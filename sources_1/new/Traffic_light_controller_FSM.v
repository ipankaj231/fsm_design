==> flow/design.v <==
`timescale 1ns / 1ps
module Traffic_Light_Controller(
     input clk, rst,
     output reg[2:0] light_M1, light_M2, light_MT, light_S
);
     reg[2:0]count;
     parameter S1=0, S2= 1, S3 =2, S4= 3, S5= 4, S6= 5;
     reg[2:0] ps;
     parameter T_mg =7, T_y=2, T_tg = 5, T_sg = 3;
     always@(posedge clk or posedge rst)
       begin
           if(rst==1)
             begin
                ps<=S1;
                count<=0;
             end
            else
              case(ps)
                S1: if(count<T_mg)
                     begin
                        ps<=S1;
                        count<=count+1;
                     end
                    else
                     begin
                        ps<=S2;
                        count<=0;
                     end
                S2: if(count<T_y)
                     begin
                        ps<=S2;
                        count<=count+1;
                     end
                    else
                     begin
                        ps<=S3;
                        count<= 0;
                     end
                S3: if(count<T_tg)
                     begin
                        ps<= S3;
                        count <= count+1;
                     end
                    else
                     begin
                        ps<= S4;
                        count<=0;
                     end
                S4: if(count< T_y)
                     begin
                        ps <= S4;
                        count <= count+1;
                     end
                    else
                     begin
                        ps <= S5;
                        count <= 0;
                     end
                S5: if(count < T_sg)
                     begin
                        ps <= S5;
                        count <= count +1;
                     end
                    else
                     begin
                        ps <= S6;
                        count <= 0;
                     end
                S6: if(count < T_y)
                     begin
                        ps <= S6;
                        count <= count + 1;
                     end
                    else
                     begin
                        ps <= S1;
                        count <= 0;
                     end
                default: ps <= S1;
              endcase
         end
     always@(ps)
        begin
           case(ps)
             S1:
             begin
                 light_M1 <= 3'b001;
                 light_M2 <= 3'b001;
                 light_MT <= 3'b100;
                 light_S <= 3'b100;
             end
             S2:
             begin
                 light_M1 <= 3'b001;
                 light_M2 <= 3'b010;
                 light_MT <= 3'b100;
                 light_S <= 3'b100;
             end
             S3:
             begin
                 light_M1 <= 3'b001;
                 light_M2 <= 3'b100;
                 light_MT <= 3'b001;
                 light_S <= 3'b100;
             end
             S4:
             begin
                 light_M1 <= 3'b010;
                 light_M2 <= 3'b100;
                 light_MT <= 3'b010;
                 light_S <= 3'b100;
             end
             S5:
             begin
                 light_M1 <= 3'b100;
                 light_M2 <= 3'b100;
                 light_MT <= 3'b100;
                 light_S <= 3'b001;
             end
             S6:
             begin
                 light_M1 <= 3'b100;
                 light_M2 <= 3'b100;
                 light_MT <= 3'b100;
                 light_S <= 3'b010;
             end
             default:
             begin
                 light_M1 <= 3'b00;
                 light_M2 <= 3'b000;
                 light_MT <= 3'b000;
                 light_S <= 3'b000;
             end
            endcase
        end
endmodule
**Step by step through the tools: Traffic_Light_Controller**

The steps from the RTL of Traffic_Light_Controller to its reports follow in flow order.
Line numbers count from 1 in the design file above.
Library cell names are shortened.
The mark - stands for no value.

- Design top: Traffic_Light_Controller
- Clock port: clk
- Standard-cell library: sky130hd
- Corner: tt_025C_1v80

**Word-level counts**

Yosys after proc, flatten, opt, wreduce and memory -nomap, before mapping. Memory bits, and registers merged into a memory's read port (data or address), are not among the register bits. Print and check cells are not counted. Equal cells are merged and count once.

- Register bits after elaboration: 6
- Input bits: 2

- $lt $le $gt $ge: 4
- Muxes and demuxes: 16
- Reductions and logical operators: 8
- Equality and inequality tests: 5
- Add/subtract/negate cells: 1

Operator list:

| kind | count |
|---|---|
| 3-bit parallel mux with 3-bit select | 4 |
| 3-bit parallel mux with 6-bit select | 1 |
| 3-bit two-way mux | 6 |
| 4-bit OR reduction | 3 |
| 3-bit parallel mux with 4-bit select | 1 |
| 3-bit by 2-bit < comparator with 1-bit output (second input constant) | 2 |
| 3-bit by 2-bit equality test with 1-bit output (second input constant) | 2 |
| 3-bit < comparator (second input constant) | 2 |
| 3-bit equality test (second input constant) | 2 |
| 3-bit OR reduction | 2 |
| 6-bit nonzero test | 1 |
| 3-bit by 1-bit adder with 3-bit output (second input constant) | 1 |
| 3-bit by 1-bit equality test with 1-bit output (second input constant) | 1 |
| 3-bit logical NOT | 1 |
| 1-bit two-way mux | 3 |
| 2-bit OR reduction | 1 |
| 2-bit two-way mux | 1 |

**Logic depth**

Yosys ltp: most cells in a row. Word level: on the elaborated netlist, between registers, memories and ports. Mapped: between sequential cells and ports; inverters and the memories' decode and read muxes count.

- Depth in word-level cells: 3
- ABC_AREA: 0
- Mapped depth: 5
- Gate-level depth less buffers: 5

**Mapped cells and area**

Yosys stat after the flow's synthesis: flattened, memories mapped to cells. It holds for the ABC_AREA given above (unset counts as 0); a run with the other value may have another netlist.

- Buffers: 9
- Synthesis area: 558.0 um^2
- Flip-flops: 9
- Mapped cells: 67

Cells by type:

| cell | count | total area (um^2) |
|---|---|---|
| dfrtp_1 | 8 | 200.192 |
| a21oi_1 | 10 | 50.048 |
| clkbuf_1 | 8 | 30.029 |
| dfstp_2 | 1 | 26.275 |
| o21ai_0 | 4 | 20.019 |
| inv_1 | 5 | 18.768 |
| nand2_1 | 4 | 15.014 |
| a31oi_1 | 2 | 12.512 |
| ha_1 | 1 | 12.512 |
| or2_2 | 2 | 12.512 |
| or4_4 | 1 | 11.261 |
| a22o_2 | 1 | 10.01 |
| dlygate4sd3_1 | 1 | 10.01 |
| a21oi_2 | 1 | 8.758 |
| a22o_1 | 1 | 8.758 |
| nand4b_1 | 1 | 8.758 |
| or2_4 | 1 | 8.758 |
| or4_2 | 1 | 8.758 |

Not listed: further types 13, cells in them 14.

**Worst setup path after synthesis**

OpenSTA on the mapped netlist: ideal clock, no wires. The path of least setup slack (recovery checks aside). Input and output delay are each 20% of the period. Register names are those of the netlist, which keeps one name where synthesis merged equal registers.

- Path type: reg-to-reg
- Start: register ps
- End: register count[2]
- Stages on the path: 5
- Data arrival time: 1.404 ns
- Clock period: 1.54 ns
- Library setup time: 0.134 ns
- Delay of the path: 1.538 ns
- Time at the first pin: 0.000 ns
- Required time: 1.406 ns
- Path buffers: 0
- Setup slack: 0.001 ns
- Period reached after synthesis: 1.539 ns

"delay of the path" = arrival - input delay + setup time.
"stages on the path" counts driving pins, that of a launching flip-flop among them; a cell with two outputs on the path counts twice.
"period reached after synthesis" = period - worst setup slack (recovery checks aside). The figure is calculated, with input and output delays left at 20% of the set period.
Where an end lacks its bit number, it is one bit of the signal, or one of the new flip-flops if synthesis recoded a state register.
A register here has more assigning lines than the two given.

- Cell sequence: dfrtp_1 > or4_4 > or2_4 > nand4b_1 > o211ai_1

Ends and longest elaborated chain, post-synthesis:

| element | RTL line | text |
|---|---|---|
| start, declared | 8 | `reg[2:0] ps;` |
| start, assigned | 14 | `ps<=S1;` |
| start, assigned | 21 | `ps<=S1;` |
| end, assigned | 22 | `count<=count+1;` |
| end, assigned | 32 | `count<=count+1;` |
| end, declared | 6 | `reg[2:0]count;` |

Chain of elaborated cells between the ends: none given.

FLOW RESULTS
============

Design Traffic_Light_Controller on sky130hd. What follows are 2 stored runs of the flow, each under its own settings; their order means nothing. The constraints put input and output delay at 20% of the set period each and load the outputs with 0.01 pF.
Among the settings, n/a means not set for that run.

| item | flow run 1 | flow run 2 |
|---|---|---|
| period_ns | 1.36 | 1.79 |
| CORE_UTILIZATION | 40 | 52 |
| HOLD_SLACK_MARGIN | 0.17 | n/a |
| CORE_MARGIN | 10 | 5 |
| CELL_PAD_IN_SITES_GLOBAL_PLACEMENT | 1 | n/a |
| CELL_PAD_IN_SITES_DETAIL_PLACEMENT | 2 | 1 |
| TNS_END_PERCENT | 55 | 15 |
| GPL_TIMING_DRIVEN | 1 | 1 |
| CTS_CLUSTER_SIZE | 74 | n/a |
| CAP_MARGIN | 20 | 20 |
| SLEW_MARGIN | 20 | 30 |
| SETUP_SLACK_MARGIN | n/a | -0.14 |
| PLACE_DENSITY_LB_ADDON | n/a | 0.19 |
| CTS_CLUSTER_DIAMETER | n/a | 332 |
| MAX_ROUTING_LAYER | n/a | met5 |

Flow run 1: did not finish, placement stopped with DPL-0033
Flow run 2: did not finish, clock tree synthesis stopped with DPL-0033
