==> flow/design.v <==
`timescale 1ns / 1ps
module vending_machine(
       input clk, rst,
       input [1:0] in,     
       output reg out, 
       output reg[1:0] change
);
       reg[1:0] current_state, next_state;
       parameter s0 = 2'b00;
       parameter s1 = 2'b01;
       parameter s2 = 2'b10;
       always@(posedge clk)
        begin
         if(rst == 1)
          begin
           current_state = 0;
           next_state = 0;
           change =0;
          end
         else
          current_state = next_state;
         case(current_state)
          s0:
          if(in == 2'b00)
           begin
            next_state = s0;
            out =0;
            change = 2'b00;
           end
          else if(in == 2'b01)
             begin
              next_state = s1;
              out = 0;
              change = 2'b00;
             end
          else if(in == 2'b10)
             begin
              next_state = s2;
              out =0;
              change = 2'b00;
             end
          s1:
          if(in == 2'b00)
           begin
            next_state = s0;
            out =0;
            change = 2'b01;
           end
          else if(in == 2'b01)
           begin
            next_state = s2;
            out =0;
            change =2'b00;
           end
          else if(in == 2'b10)
           begin
            next_state = s0;
            out =1;
            change = 2'b00;
           end
          s2:
          if(in == 2'b00)
           begin
            next_state = s0;
            out =0;
            change =2'b10;
           end
          else if(in == 2'b01)
           begin
            next_state = s0;
            out =1 ;
            change = 2'b00;
           end
          else if(in == 2'b10)
           begin
            next_state = s0;
            out =1;
            change = 2'b01;
           end
          endcase
        end
endmodule
**From RTL to reports: vending_machine**

Tool output for the design above, in the order of the flow.
Line numbers count from 1 in the design file above.
Library cell names are shortened.
The mark -- stands for no value.

- Top: vending_machine
- Clock: clk
- Cell library: sky130hd
- Timing corner: tt_025C_1v80

**Elaborated design**

Yosys after proc, flatten, opt, wreduce and memory -nomap, before mapping. Memory bits, and registers merged into a memory's read port (data or address), are not among the register bits. Print and check cells are not counted. Equal cells are merged and count once.

- Output and inout port bits: 3
- Bits in latches: 0
- Memory bits (read-only): 0
- Bits in registers: 5
- RAM bits: 0
- Memory cells: 0
- Word-level cells: 40
- Word width x clocked read ports: 0

- Reductions and logical operators: 4
- Div/mod/pow operators: 0
- Bitwise logic cells: 0
- Mux-type cells: 28
- Shifts and indexed selects: 0
- Order comparisons: 0
- $add $sub $neg: 0
- $mul: 0
- Equal/unequal tests: 5

Operators with widths:

| cell | number |
|---|---|
| 2-bit two-way mux | 17 |
| 2-bit case mux with 3-bit select | 2 |
| 1-bit two-way mux | 8 |
| 2-bit by 1-bit equality test with 1-bit output (second input constant) | 2 |
| 2-bit equality test (second input constant) | 2 |
| 2-bit zero test | 2 |
| 4-bit inequality test (second input constant) | 1 |
| 3-bit nonzero test | 1 |
| 1-bit case mux with 3-bit select | 1 |
| 2-bit AND reduction | 1 |

**Logic depth**

Yosys ltp: most cells in a row. Word level: on the elaborated netlist, between registers, memories and ports. Mapped: between sequential cells and ports; inverters and the memories' decode and read muxes count.

- Depth after elaboration: 5
- ABC_AREA: 1
- Mapped depth: 10

**After synthesis**

Source: synth_stat.txt of the flow (Yosys; design flattened, memories mapped). It holds for the ABC_AREA given above (unset counts as 0); a run with the other value may have another netlist.

- Cell count: 71
- Flip-flop cells: 5
- Synthesis area: 464.2 um2
- Sequential part of the area: 110.1 um2
- Buffer cells: 0

Cell types:

| type | number | total area (um2) |
|---|---|---|
| ha_1 | 9 | 112.608 |
| nand2_1 | 25 | 93.84 |
| dfxtp_1 | 4 | 80.077 |
| nand3_1 | 7 | 35.034 |
| edfxtp_1 | 1 | 30.029 |
| inv_1 | 7 | 26.275 |
| inv_2 | 4 | 15.014 |
| nor2_1 | 4 | 15.014 |
| nor3_1 | 3 | 15.014 |
| o21ai_1 | 3 | 15.014 |
| a21boi_1 | 1 | 7.507 |
| a31oi_1 | 1 | 6.256 |
| nand4_1 | 1 | 6.256 |
| nor2_2 | 1 | 6.256 |

**Timing after synthesis**

Source: OpenSTA report_checks on the synthesized netlist (no wires, ideal clock, input and output delay 20% of the period each), path of least setup slack; recovery checks are left aside. Register names are those of the netlist, which keeps one name where synthesis merged equal registers.

- Path kind: register to register
- Start point: register next_state
- End point: register out
- Required time: 833 ps
- Data arrival time: 1,000 ps
- Path buffers: 0
- Period: 1,140 ps
- Delay of the path: 1,307 ps
- Stages on the path: 6
- Path slack: -167 ps
- Library setup time: 307 ps
- Period reached after synthesis: 1,307 ps

"delay of the path" is the arrival time less input delay plus setup time.
"stages on the path": output pins that drive a net of the path, with the launching flip-flop's if there is one; two outputs of one cell count as two.
"period reached after synthesis" is the clock period less the worst setup slack; recovery checks do not enter. This is arithmetic on one report: input and output delays are still those of the set period (20% each).
Where an end lacks its bit number, it is one bit of the signal, or one of the new flip-flops if synthesis recoded a state register.
The rows between start and end are the longest chain of elaborated cells between them; the timing report does not say that the signal goes this way. Where chains are equally long, one stands for them.
A line is the first line of the expression or statement that the cell stems from. Yosys adds cells for indexed reads and writes and turns some case tables into memories.
A register here has more assigning lines than the two given.
Only ways into the end's enable, where the timed path ends, are counted here.

- Cell sequence: dfxtp_1 inv_1 nor2_1 inv_1 ha_1 a31oi_1
- Length of the longest elaborated chain: 4
- Elaborated cells on any way between the ends: 7
- Source lines of those cells: 2

Ends and longest elaborated chain, after synthesis:

| item | line | RTL |
|---|---|---|
| from (decl) | 8 | `reg[1:0] current_state, next_state;` |
| from (assign) | 26 | `next_state = s0;` |
| from (assign) | 32 | `next_state = s1;` |
| 2-bit two-way mux | 14 | `if(rst == 1)` |
| 2-bit equality test | 22 | `case(current_state)` |
| 3-bit nonzero test | -- |  |
| 2-bit AND reduction | -- |  |
| to (assign) | 27 | `out =0;` |
| to (assign) | 33 | `out = 0;` |
| to (decl) | 5 | `output reg out,` |

**Worst path after layout**

From the final timing report of record 1: the path of least setup slack in the routed layout; clock arrival at registers is part of the times.
The report prints the path's times to 10 ps; the period is as set.

- Path kind: input to register
- Start point: input in[0]
- End point: register out
- Stages on the path: 7
- Required time: 1,600 ps
- Period: 1,640 ps
- Library setup time: 290 ps
- Data arrival time: 1,290 ps
- Path buffers: 3
- External input delay: 330 ps
- Path slack: 310 ps

The rows between start and end are the longest chain of elaborated cells between them; the timing report does not say that the signal goes this way. Where chains are equally long, one stands for them.
A register here has more assigning lines than the two given.
Only ways into the end's enable, where the timed path ends, are counted here.

- Cell sequence: dlygate4sd2_1 inv_2 buf_4 ha_1 inv_2 buf_4 a31oi_4
- Length of the longest elaborated chain: 3
- Elaborated cells on any way between the ends: 5

Ends and longest elaborated chain, after layout:

| item | line | RTL |
|---|---|---|
| from (decl) | 4 | `input [1:0] in,` |
| 2-bit zero test | 62 | `if(in == 2'b00)` |
| 4-bit inequality test | -- |  |
| 2-bit AND reduction | -- |  |
| to (assign) | 58 | `out =1;` |
| to (assign) | 65 | `out =0;` |
| to (decl) | 5 | `output reg out,` |

FLOW RESULTS
============

Measured results for vending_machine: 2 stored runs of the Yosys and OpenROAD flow on sky130hd. The settings differ; the order carries no meaning. The constraints put input and output delay at 20% of the set period each and load the outputs with 0.01 pF.
By "clock period reached" is meant the clock period of the run minus its worst setup slack. This is arithmetic on one report: input and output delays are still those of the set period (20% each).
By "worst path time" is meant the share of the clock period that the worst setup path is allowed (20% is reserved at inputs, 20% at outputs), minus its slack. Clock arrival times at its registers enter into it.
"total power after layout": no workload was simulated; the value follows from the tool's default switching activity.
"worst path time" is known to 10 ps.
Among the settings, -- means not set for that run.

| item | record 1 | record 2 |
|---|---|---|
| period_ns | 1.64 | 1.62 |
| CORE_UTILIZATION | 42 | 25 |
| SETUP_SLACK_MARGIN | 0.29 | -0.06 |
| HOLD_SLACK_MARGIN | -0.03 | -- |
| ABC_AREA | 1 | 0 |
| GPL_ROUTABILITY_DRIVEN | 1 | 1 |
| MIN_ROUTING_LAYER | met1 | -- |
| CAP_MARGIN | 20 | 25 |
| CORE_MARGIN | 2 | 10 |
| SLEW_MARGIN | 20 | 20 |
| PLACE_DENSITY_LB_ADDON | -- | 0.07 |
| CORE_ASPECT_RATIO | -- | 1.89 |
| CELL_PAD_IN_SITES_GLOBAL_PLACEMENT | -- | 3 |
| TNS_END_PERCENT | -- | 85 |
| GPL_TIMING_DRIVEN | -- | 1 |
| CTS_CLUSTER_DIAMETER | -- | 183 |
| MAX_ROUTING_LAYER | -- | met4 |
| worst setup slack after layout (ps) | 311 | 99 |
| post-synthesis cell area (um2) | 464.2 | 452.9 |
| standard-cell area after routing (um2) | 747.0 | 656.9 |
| total power after layout (W) | 0.0005185 | 0.0004832 |
| clock period reached (ps) | 1,329 | 1,521 |
| worst path time (ps) | 1,000 | 1,200 |
| worst path kind | input to register | input to register |
| die area (um2) | 1,387.2 | 4,001.1 |
